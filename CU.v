==> flow/design.v <==
`timescale 1ns / 1ps
module CU (clk,rst, instr, result2, operand1, operand2, offset, opcode, sel1, sel3,w_r, reg0, reg1, reg2, reg3);
    parameter DATA_WIDTH = 8;  
    parameter ADDR_BITS = 5;  
    parameter INSTR_WIDTH =20; 
    input clk,rst;
    input [INSTR_WIDTH-1:0]instr;
    input [DATA_WIDTH-1:0] result2;
    output reg [DATA_WIDTH-1:0] operand1;
    output reg [DATA_WIDTH-1:0] operand2;
    output reg [DATA_WIDTH-1:0] offset;
    output reg [3:0] opcode;
    output reg sel1, sel3, w_r; 
    output reg [DATA_WIDTH-1:0] reg0;  
    output reg [DATA_WIDTH-1:0] reg1;
    output reg [DATA_WIDTH-1:0] reg2;
    output reg [DATA_WIDTH-1:0] reg3;
    reg [DATA_WIDTH-1:0] regfile [0:3];
    reg [INSTR_WIDTH-1:0]instruction;
    assign reg0 = regfile [0];
    assign reg1 = regfile [1];
    assign reg2 = regfile [2];
    assign reg3 = regfile [3];
    parameter RESET = 4'b0000;
    parameter DECODE = 4'b0001;
    parameter EXECUTE = 4'b0010;
    parameter MEM_ACCESS = 4'b0100;
    parameter WRITE_BACK = 4'b1000;
    reg [3:0] state = RESET;
    always @(posedge clk) begin
        instruction = instr;
        case (state)
            RESET : begin  
                if (instruction[19:18] == 2'b00)  begin
                    state = RESET; 
                    end else begin
                    state = DECODE;  
                    end
                regfile[0]<= 8'd0;
                regfile[1]<= 8'd1;
                regfile[2]<= 8'd2;
                regfile[3]<= 8'd3;
                operand1 <= #(DATA_WIDTH)'d0;
                operand2 <= #(DATA_WIDTH)'d0;
                offset <= #(DATA_WIDTH)'d0;
                opcode <= 4'b1111;
                sel1 <= 0;
                sel3 <= 0;
                w_r <= 0;
            end
            DECODE : begin  
                state = EXECUTE;  
                if (instruction[19:18] == 2'b1) begin  
                    operand1 <= regfile[instruction[15:14]];  
                    operand2 <= regfile[instruction[13:12]];  
                    offset <= instruction[11:4];
                    opcode <= instruction[3:0];
                   sel1 <= 1;
                    sel3 <= 0;
                    w_r <= 0;
                end else if (instruction[19:18] == 2'b10) begin  
                    operand1 <= regfile[instruction[15:14]];  
                    operand2 <= regfile[instruction[17:16]];  
                    offset <= instruction[11:4];
                    opcode <= instruction[3:0];
                    sel1 <= 0;  
                    sel3 <= 1;  
                    w_r <= 0;
                end else if (instruction[19:18] == 2'b11) begin  
                    operand1 <= regfile[instruction[15:14]];  
                    operand2 <= regfile[instruction[17:16]];  
                    offset <= instruction[11:4];
                    opcode <= instruction[3:0];
                    sel1 <= 0;  
                    sel3 <= 1;  
                    w_r <= 1;
                end
            end
            EXECUTE: begin  
                state = MEM_ACCESS;  
                if (instruction[19:18] == 2'b01) begin  
                    state = WRITE_BACK;
                    operand1 <= regfile[instruction[15:14]];  
                    operand2 <= regfile[instruction[13:12]];  
                    offset <= instruction[11:4];
                    opcode <= instruction[3:0];
                    sel1 <= 1;
                    sel3 <= 0;
                    w_r <= 0;
                end else if (instruction[19:18] == 2'b10) begin  
                    operand1 <= regfile[instruction[15:14]];  
                    operand2 <= regfile[instruction[17:16]];  
                    offset <= instruction[11:4];
                    opcode <= instruction[3:0];
                    sel1 <= 0;  
                    sel3 <= 1;  
                    w_r <= 0;
                end else if (instruction[19:18] == 2'b11) begin  
                    operand1 <= regfile[instruction[15:14]];  
                    operand2 <= regfile[instruction[17:16]];  
                    offset <= instruction[11:4];
                    opcode <= instruction[3:0];
                    sel1 <= 0;  
                    sel3 <= 1;  
                    w_r <= 1;
                end
            end
            MEM_ACCESS: begin  
                state = WRITE_BACK;  
                if (instruction[19:18] == 2'b10) begin  
                    operand1 <= regfile[instruction[15:14]];  
                    operand2 <= regfile[instruction[17:16]];  
                    offset <= instruction[11:4];
                    opcode <= instruction[3:0];
                    sel1 <= 0;  
                    sel3 <= 1;  
                    w_r <= 0;
                end else if (instruction[19:18] == 2'b11) begin  
                    operand1 <= regfile[instruction[15:14]];  
                    operand2 <= regfile[instruction[17:16]];  
                    offset <= instruction[11:4];
                    opcode <= instruction[3:0];
                    sel1 <= 0;  
                    sel3 <= 1;  
                    w_r <= 1;
                end
            end
            WRITE_BACK: begin  
                state = DECODE;  
                if (instruction[19:18] == 2'b01) begin  
                    regfile[instruction[17:16]] <= result2;  
                    operand1 <= regfile[instruction[15:14]];  
                    operand2 <= regfile[instruction[13:12]];  
                    offset <= instruction[11:4];
                    opcode <= instruction[3:0];
                    sel1 <= 1;
                    sel3 <= 0;
                    w_r <= 0;
                end else if (instruction[19:18] == 2'b11) begin  
                    operand1 <= regfile[instruction[15:14]];  
                    operand2 <= regfile[instruction[17:16]];  
                    offset <= instruction[11:4];
                    opcode <= instruction[3:0];
                    sel1 <= 0;  
                    sel3 <= 1;  
                    w_r <= 1;
                end else if (instruction[19:18] == 2'b10) begin  
                    regfile[instruction[17:16]] <= result2;  
                    operand1 <= regfile[instruction[15:14]];  
                    operand2 <= regfile[instruction[17:16]];  
                    offset <= instruction[11:4];
                    opcode <= instruction[3:0];
                    sel1 <= 0;  
                    sel3 <= 1;  
                    w_r <= 0;
                end
            end
            default:  
            state = RESET;  
        endcase
    end
endmodule
# From RTL to reports: CU
# Tool output for the design above, in the order of the flow.
# Lines are those of the file above, counted from 1.
# Cell names lack the library's common part.
# A cell with n/a has no value.
[design]
design = "CU"
clock_port = "clk"
library = "sky130hd"
lib_corner = "tt_025C_1v80"

# Word level
# Yosys after proc, flatten, opt, wreduce and memory -nomap, before mapping. Memory bits, and registers merged into a memory's read port (data or address), are not among the register bits. Print and check cells are not counted. Equal cells are merged and count once.
# Yosys's memory passes give these memory sizes; they may raise the number of words (mostly to a power of two), join words into wider ones and drop unused or constant bits.
[bits]
reg_bits = 35
ram_bits = 32
mem_count = 1
in_bits = 30
output_inout_bits = 63
elab_cells = 92
[memory_table]
columns = ["name", "size", "word_bits", "line_no", "rtl"]
rows = [
  ["regfile", 4, 8, 18, "reg [DATA_WIDTH-1:0] regfile [0:3];"],
]
[classes]
n_eq = 8
mux = 68
logic = 1
reduce_and_logical = 6
[ops]
columns = ["cell", "count"]
rows = [
  ["8-bit 2-to-1 mux", 26],
  ["8-bit parallel mux with 4-bit select", 3],
  ["4-bit 2-to-1 mux", 7],
  ["1-bit 2-to-1 mux", 26],
  ["4-bit parallel mux with 5-bit select", 1],
  ["4-bit parallel mux with 4-bit select", 1],
  ["1-bit parallel mux with 4-bit select", 3],
  ["8-bit OR reduction", 1],
  ["5-bit nonzero test", 1],
  ["2-bit equality test (second input constant)", 2],
  ["4-bit by 1-bit equality test with 1-bit output (second input constant)", 1],
  ["4-bit by 2-bit equality test with 1-bit output (second input constant)", 1],
  ["4-bit by 3-bit equality test with 1-bit output (second input constant)", 1],
  ["4-bit equality test (second input constant)", 1],
  ["4-bit != test (second input constant)", 1],
  ["4-bit zero test", 1],
  ["2-bit by 1-bit equality test with 1-bit output (second input constant)", 1],
  ["2-bit zero test", 1],
  ["2-bit AND reduction", 1],
  ["2-bit OR reduction", 1],
  ["2-bit 2-to-1 mux", 1],
  ["1-bit OR", 1],
]

# Depth
# Depth = most cells in a row (Yosys ltp): at word level without a register or memory, in the mapped netlist without a sequential cell, where the memories' decode and read muxes count.
[logic_depth]
depth_word = 8
ABC_AREA = 0
ltp_mapped = 7

# After synthesis
# The flow's flattened synthesis, as Yosys stat reports it; memories are mapped. The netlist is that of the ABC_AREA named above (0 if unset); the other value can give another one.
# Totals and module areas in this step are rounded.
[mapped]
cell_count = 279
synth_area_um2 = 3611
ffs = 67
buffers = 20
[by_type]
columns = ["type", "count"]
rows = [
  ["edfxtp_1", 63],
  ["mux4_2", 8],
  ["and2_1", 23],
  ["a22o_1", 16],
  ["a211oi_1", 14],
  ["mux2i_1", 9],
  ["dfxtp_1", 4],
  ["mux2_2", 6],
  ["buf_6", 5],
  ["o311ai_0", 6],
  ["nand3_1", 10],
  ["nor3b_2", 4],
  ["inv_1", 13],
  ["nand2_1", 12],
  ["o21ai_1", 9],
  ["a221o_1", 4],
  ["and3_1", 6],
  ["o211a_1", 3],
]
# Not listed: further types 34, cells in them 64.

# Timing after synthesis
# Source: OpenSTA report_checks on the synthesized netlist (no wires, ideal clock, input and output delay 20% of the period each), path of least setup slack; recovery checks are left aside. Register names are those of the netlist, which keeps one name where synthesis merged equal registers.
[synth_timing]
path_type = "reg2reg"
startpoint = "reg state[1]"
endpoint = "reg offset[0]"
tclk_ns = 4.01
setup_time_ns = 0.428
arrival_ns = 2.811
required_time_ns = 3.582
slack_ns = 0.770
path_delay_ns = 3.239
driving_pins = 5
synth_period_reached_ns = 3.24
# "path_delay_ns" = arrival - input delay + setup time.
# "driving_pins": output pins that drive a net of the path, with the launching flip-flop's if there is one; two outputs of one cell count as two.
# "synth_period_reached_ns" = period - worst setup slack (recovery checks aside). The figure is calculated, with input and output delays left at 20% of the set period.
# Between the ends stands the longest chain of elaborated cells between them, by number of cells; it is not shown to be the way that was timed. Of several equally long chains one is given.
# A line is the first line of the expression or statement that the cell stems from. Yosys adds cells for indexed reads and writes and turns some case tables into memories.
# At most two assigning lines are given for a register; there are more.
# Only ways into the end's enable, where the timed path ends, are counted here.
[synth_via]
path_cell_list = "dfxtp_1 -> buf_6 -> clkbuf_1 -> or4_1 -> o211ai_1"
elab_chain_cells = 3
cone_cells = 8
cone_lines = 1
classes_between = "5 x eq/ne; 3 x reduce/logical"
[synth_lines]
columns = ["item", "line_no", "rtl"]
rows = [
  ["from (decl)", 29, "reg [3:0] state = RESET;"],
  ["from (assign)", 35, "state = RESET;"],
  ["from (assign)", 37, "state = DECODE;"],
  ["4-bit equality test", 32, "case (state)"],
  ["5-bit nonzero test", "n/a", ""],
  ["2-bit AND reduction", "n/a", ""],
  ["to (assign)", 45, "offset <= #(DATA_WIDTH)'d0;"],
  ["to (assign)", 56, "offset <= instruction[11:4];"],
  ["to (decl)", 11, "output reg [DATA_WIDTH-1:0] offset;"],
]

# Timing after layout
# From the final timing report of run A: the path of least setup slack in the routed layout; clock arrival at registers is part of the times.
[layout_timing]
path_type = "in2reg"
startpoint = "in instr[18]"
endpoint = "reg operand2[7]"
tclk_ns = 4.86
in_delay_ns = 0.97
setup_time_ns = 0.24
arrival_ns = 3.56
required_time_ns = 4.95
slack_ns = 1.39
driving_pins = 6
# Between the ends stands the longest chain of elaborated cells between them, by number of cells; it is not shown to be the way that was timed. Of several equally long chains one is given.
# At most two assigning lines are given for a register; there are more.
# The path ends at the data pin of a flip-flop with enable; ways to the enable are not counted.
[layout_via]
path_cell_list = "clkdlybuf4s50_1 -> nor3b_2 -> o211ai_2 -> a21boi_1 -> o211ai_1 -> a32o_1"
elab_chain_cells = 5
cone_cells = 10
classes_between = "3 x eq/ne; 7 x mux"
[layout_lines]
columns = ["item", "line_no", "rtl"]
rows = [
  ["from (decl)", 7, "input [INSTR_WIDTH-1:0]instr;"],
  ["2-bit equality test", 147, "end else if (instruction[19:18] == 2'b10) begin"],
  ["8-bit 2-to-1 mux", 147, ""],
  ["8-bit 2-to-1 mux", 139, "end else if (instruction[19:18] == 2'b11) begin"],
  ["8-bit 2-to-1 mux", 130, "if (instruction[19:18] == 2'b01) begin"],
  ["8-bit parallel mux with 4-bit select", 32, "case (state)"],
  ["to (assign)", 44, "operand2 <= #(DATA_WIDTH)'d0;"],
  ["to (assign)", 55, "operand2 <= regfile[instruction[13:12]];"],
  ["to (decl)", 10, "output reg [DATA_WIDTH-1:0] operand2;"],
]

# Settings and measured results of 2 stored flow runs for module CU (sky130hd), not sorted in any way. The constraints put input and output delay at 20% of the set period each and load the outputs with 0.01 pF.
# By "achievedPeriod_ns" is meant the clock period of the run minus its worst setup slack. This is arithmetic on one report: input and output delays are still those of the set period (20% each).
# "timing.worst_path_ns" = time allowed to the worst setup path (clock period - input delay - output delay, where it has them) - its slack; a late launch clock adds to it, a late capture clock takes from it.
# "total_power_mw" rests on the timing tool's default activity at the inputs, not on a simulated workload.
# Values from the reports are rounded here.

[[run]]
name = "run A"
[run.settings]
period_ns = 4.86
CORE_UTILIZATION = 40
ABC_AREA = 0
GPL_TIMING_DRIVEN = 1
GPL_ROUTABILITY_DRIVEN = 0
CAP_MARGIN = 30
MAX_ROUTING_LAYER = "met5"
CORE_MARGIN = 2
SLEW_MARGIN = 20
[run.results]
total_power_mw = 3.250
fin_util_pct = 54.3
achievedPeriod_ns = 3.471
final_setup_ws_ns = 1.389
design_die_area_um2 = 9803
yosys.chip_area_um2 = 3611
post_route_stdcell_area_um2 = 4740
timing.worst_path_ns = 2.50
worst_setup_path_type = "in2reg"
final_setup_tns_ns = 0.000
ws_hold_ns = 0.571

[[run]]
name = "run B"
[run.settings]
period_ns = 2.24
CORE_UTILIZATION = 31
SETUP_SLACK_MARGIN = 0.02
PLACE_DENSITY_LB_ADDON = 0.03
CORE_ASPECT_RATIO = 1.15
CORE_MARGIN = 6
CELL_PAD_IN_SITES_DETAIL_PLACEMENT = 2
TNS_END_PERCENT = 50
ABC_AREA = 0
CTS_CLUSTER_SIZE = 33
CAP_MARGIN = 10
MIN_ROUTING_LAYER = "met2"
SLEW_MARGIN = 20
[run.results]
total_power_mw = 8.462
fin_util_pct = 47.9
achievedPeriod_ns = 2.160
final_setup_ws_ns = 0.080
design_die_area_um2 = 14390
yosys.chip_area_um2 = 3611
post_route_stdcell_area_um2 = 5338
timing.worst_path_ns = 1.71
worst_setup_path_type = "in2reg"
final_setup_tns_ns = 0.000
ws_hold_ns = 0.568
